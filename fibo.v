==> flow/design.v <==
module fibo(clk,reset,series);
input clk,reset;
output [31:0]series;
reg [31:0]prev_out;
reg [32:0]a,curr_out;
always@(posedge clk)
begin
if(reset)
begin
prev_out<=0;
curr_out<=1;
end
else if(curr_out<=32'hffffffff)
begin
curr_out<=curr_out+prev_out;
prev_out<=curr_out;
end
else
begin
curr_out<=1;
prev_out<=0;
end
end
assign series=prev_out;
endmodule
## From RTL to reports: fibo

The steps from the RTL of fibo to its reports follow in flow order.
Line numbers count from 1 in the design file above.
Not given: -

- Design top: fibo
- Clock input: clk
- Cell library: sky130hd
- Timing corner: tt_025C_1v80

## After elaboration

Counts by Yosys on the flattened word-level netlist (proc, flatten, opt, wreduce; memories kept). Register bits leave out memories and registers merged into their read ports (data or address); mux counts leave out enables and synchronous resets folded into registers. Print and check cells are left out. Cells with the same type and inputs are merged into one.

- Flip-flop bits (word level): 65
- Word-level cells: 6

- Bitwise gates (word level): 1
- Add/subtract/negate cells: 1
- Reductions and logical operators: 1
- Order comparisons: 1

Operators with widths:

| kind | count |
|---|---|
| adder 33 x 32 -> 33 bit | 1 |
| <= comparator 33 x 32 -> 1 bit (second input constant) | 1 |
| OR reduction 2 bit | 1 |
| inverter 1 bit | 1 |

## Longest topological paths

Longest topological path by Yosys (ltp), each cell counted once; first at word level (registers and memories cut), then after technology mapping (sequential cells cut; the memories' decode and read muxes count).

- Word-level depth: 3
- ABC_AREA: 1
- Gate-level depth with buffers: 12
- Depth with buffers taken out: 12

## Synthesis result

Source: synth_stat.txt of the flow (Yosys; design flattened, memories mapped). It holds for the ABC_AREA given above (unset counts as 0); a run with the other value may have another netlist.

Cells by type:

| type | count |
|---|---|
| sky130_fd_sc_hd__dfxtp_1 | 65 |
| sky130_fd_sc_hd__nand2_1 | 212 |
| sky130_fd_sc_hd__inv_1 | 140 |
| sky130_fd_sc_hd__ha_1 | 32 |
| sky130_fd_sc_hd__nor2_1 | 94 |
| sky130_fd_sc_hd__a21oi_1 | 39 |
| sky130_fd_sc_hd__nand3_1 | 29 |
| sky130_fd_sc_hd__nand2_2 | 10 |
| sky130_fd_sc_hd__inv_2 | 13 |
| sky130_fd_sc_hd__o21ai_0 | 8 |
| sky130_fd_sc_hd__nand4_1 | 6 |
| sky130_fd_sc_hd__nor3_1 | 6 |
| sky130_fd_sc_hd__xor2_1 | 3 |
| sky130_fd_sc_hd__nor2_2 | 4 |
| sky130_fd_sc_hd__o21bai_1 | 3 |
| sky130_fd_sc_hd__fa_1 | 1 |
| sky130_fd_sc_hd__nand3_2 | 2 |
| sky130_fd_sc_hd__nor3_2 | 2 |

Not listed: further types 9, cells in them 20.

- Mapped cells: 689
- Sequential area: 1,301.2 um2
- Mapped area: 4,182.8 um2
- Flip-flops: 65

## Path before layout

Path of least setup slack by OpenSTA after synthesis, without wires, with an ideal clock, recovery checks aside; 20% of the period is set as input and as output delay. Where synthesis merged equal registers, the netlist keeps one of their names.

- Path type: reg-to-reg
- From: register prev_out[0]
- To: register curr_out[16]
- Required time: 2,469 ps
- Time at the first pin: 0 ps
- Clock period: 2,590 ps
- Setup slack: 837 ps
- Driving pins on the path: 11
- Library setup time: 121 ps
- Arrival time: 1,632 ps
- Delay of the path: 1,753 ps
- Synthesis period reached: 1,753 ps

"delay of the path" is the arrival time less input delay plus setup time.
"driving pins on the path" counts driving pins, that of a launching flip-flop among them; a cell with two outputs on the path counts twice.
"synthesis period reached" is the clock period less the worst setup slack; recovery checks do not enter. This is arithmetic on one report: input and output delays are still those of the set period (20% each).
Between the ends stands the longest chain of elaborated cells between them, by number of cells; it is not shown to be the way that was timed. Of several equally long chains one is given.
A line is the first line of the expression or statement that the cell stems from. Yosys adds cells for indexed reads and writes and turns some case tables into memories.
At most two assigning lines are given for a register; there are more.

- Path through: sky130_fd_sc_hd__dfxtp_1 -> sky130_fd_sc_hd__ha_1 -> sky130_fd_sc_hd__fa_1 -> sky130_fd_sc_hd__nand3_1 -> sky130_fd_sc_hd__nand3_1 -> sky130_fd_sc_hd__nand2_1 -> sky130_fd_sc_hd__nand2_1 -> sky130_fd_sc_hd__nand2_1 -> sky130_fd_sc_hd__nand2_1 -> sky130_fd_sc_hd__o21ai_0 -> sky130_fd_sc_hd__a21oi_1
- Cells in the longest elaborated chain: 1

RTL lines, path after synthesis:

| what | RTL line | RTL |
|---|---|---|
| from (decl) | 4 | `reg [31:0]prev_out;` |
| from (assign) | 10 | `prev_out<=0;` |
| from (assign) | 16 | `prev_out<=curr_out;` |
| adder 33 x 32 -> 33 bit | 15 | `curr_out<=curr_out+prev_out;` |
| to (assign) | 11 | `curr_out<=1;` |
| to (assign) | 15 |  |
| to (decl) | 5 | `reg [32:0]a,curr_out;` |

## Worst path after layout

From the final timing report of record 1: the path of least setup slack in the routed layout; clock arrival at registers is part of the times.
The path's times are printed in steps of 10 ps; the period is the one set.

- Path type: reg-to-reg
- From: register prev_out[0]
- To: register curr_out[24]
- Time at the first pin: 330 ps
- Required time: 1,630 ps
- Library setup time: 100 ps
- Setup slack: -340 ps
- Driving pins on the path: 11
- Clock period: 1,400 ps
- Arrival time: 1,970 ps

Between the ends stands the longest chain of elaborated cells between them, by number of cells; it is not shown to be the way that was timed. Of several equally long chains one is given.
At most two assigning lines are given for a register; there are more.

- Path through: sky130_fd_sc_hd__dfxtp_2 -> sky130_fd_sc_hd__ha_4 -> sky130_fd_sc_hd__fa_2 -> sky130_fd_sc_hd__nand3_2 -> sky130_fd_sc_hd__nand3_4 -> sky130_fd_sc_hd__nand2_2 -> sky130_fd_sc_hd__nand2_4 -> sky130_fd_sc_hd__nand3_4 -> sky130_fd_sc_hd__nand4_1 -> sky130_fd_sc_hd__nand2_2 -> sky130_fd_sc_hd__nor2_4
- Cells in the longest elaborated chain: 1

RTL lines, path post-layout:

| what | RTL line | RTL |
|---|---|---|
| from (decl) | 4 | `reg [31:0]prev_out;` |
| from (assign) | 10 | `prev_out<=0;` |
| from (assign) | 16 | `prev_out<=curr_out;` |
| adder 33 x 32 -> 33 bit | 15 | `curr_out<=curr_out+prev_out;` |
| to (assign) | 11 | `curr_out<=1;` |
| to (assign) | 15 |  |
| to (decl) | 5 | `reg [32:0]a,curr_out;` |

==> runs of fibo <==
Measured data: module fibo, platform sky130hd, 2 stored runs of the flow under differing settings, order arbitrary. Input and output delays are each 20% of the period that was set; the output load is 0.01 pF.
"achieved period": clock period set for the run, less the worst setup slack. It is reckoned from that one timing run; input and output delays stay at 20% of the period that was set.
"critical setup path time": the worst setup path's part of the clock period (all of it between registers, 20% less for each end at a port) less its slack. A launch clock that arrives late makes it longer, a capture clock that arrives late makes it shorter.
"total power of the final layout" is the tool's figure for a default switching activity; nothing was simulated.
"critical setup path time" is given in steps of 10 ps.

### Record 1

Settings: `period_ns=1.4`, `CORE_UTILIZATION=31`, `PLACE_DENSITY=0.49`, `CORE_ASPECT_RATIO=1.52`, `ABC_AREA=1`, `GPL_TIMING_DRIVEN=0`, `GPL_ROUTABILITY_DRIVEN=0`, `CTS_CLUSTER_DIAMETER=380`, `CAP_MARGIN=20`, `CORE_MARGIN=2`, `SLEW_MARGIN=20`

- Critical setup path time: 1,740 ps
- Kind of the worst setup path: reg-to-reg
- Setup TNS: -6,399 ps
- Worst hold slack in the final report: 428 ps
- Overall die area: 14,458.2 um2
- Total power of the final layout: 5,043 uW
- Chip area after synthesis (Yosys): 4,182.8 um2
- Achieved period: 1,736 ps
- Setup slack of the worst path: -336 ps
- Std-cell area (final layout): 6,251.0 um2
- Post-layout utilization: 47.1 %

### Record 2

Settings: `period_ns=1.68`, `CAP_MARGIN=20`, `CORE_MARGIN=2`, `CORE_UTILIZATION=40`, `SLEW_MARGIN=20`

- Critical setup path time: 2,220 ps
- Kind of the worst setup path: reg-to-reg
- Setup TNS: -8,501 ps
- Worst hold slack in the final report: 466 ps
- Overall die area: 9,728.9 um2
- Total power of the final layout: 3,934 uW
- Chip area after synthesis (Yosys): 3,582.2 um2
- Achieved period: 2,222 ps
- Setup slack of the worst path: -542 ps
- Std-cell area (final layout): 5,669.2 um2
- Post-layout utilization: 65.0 %
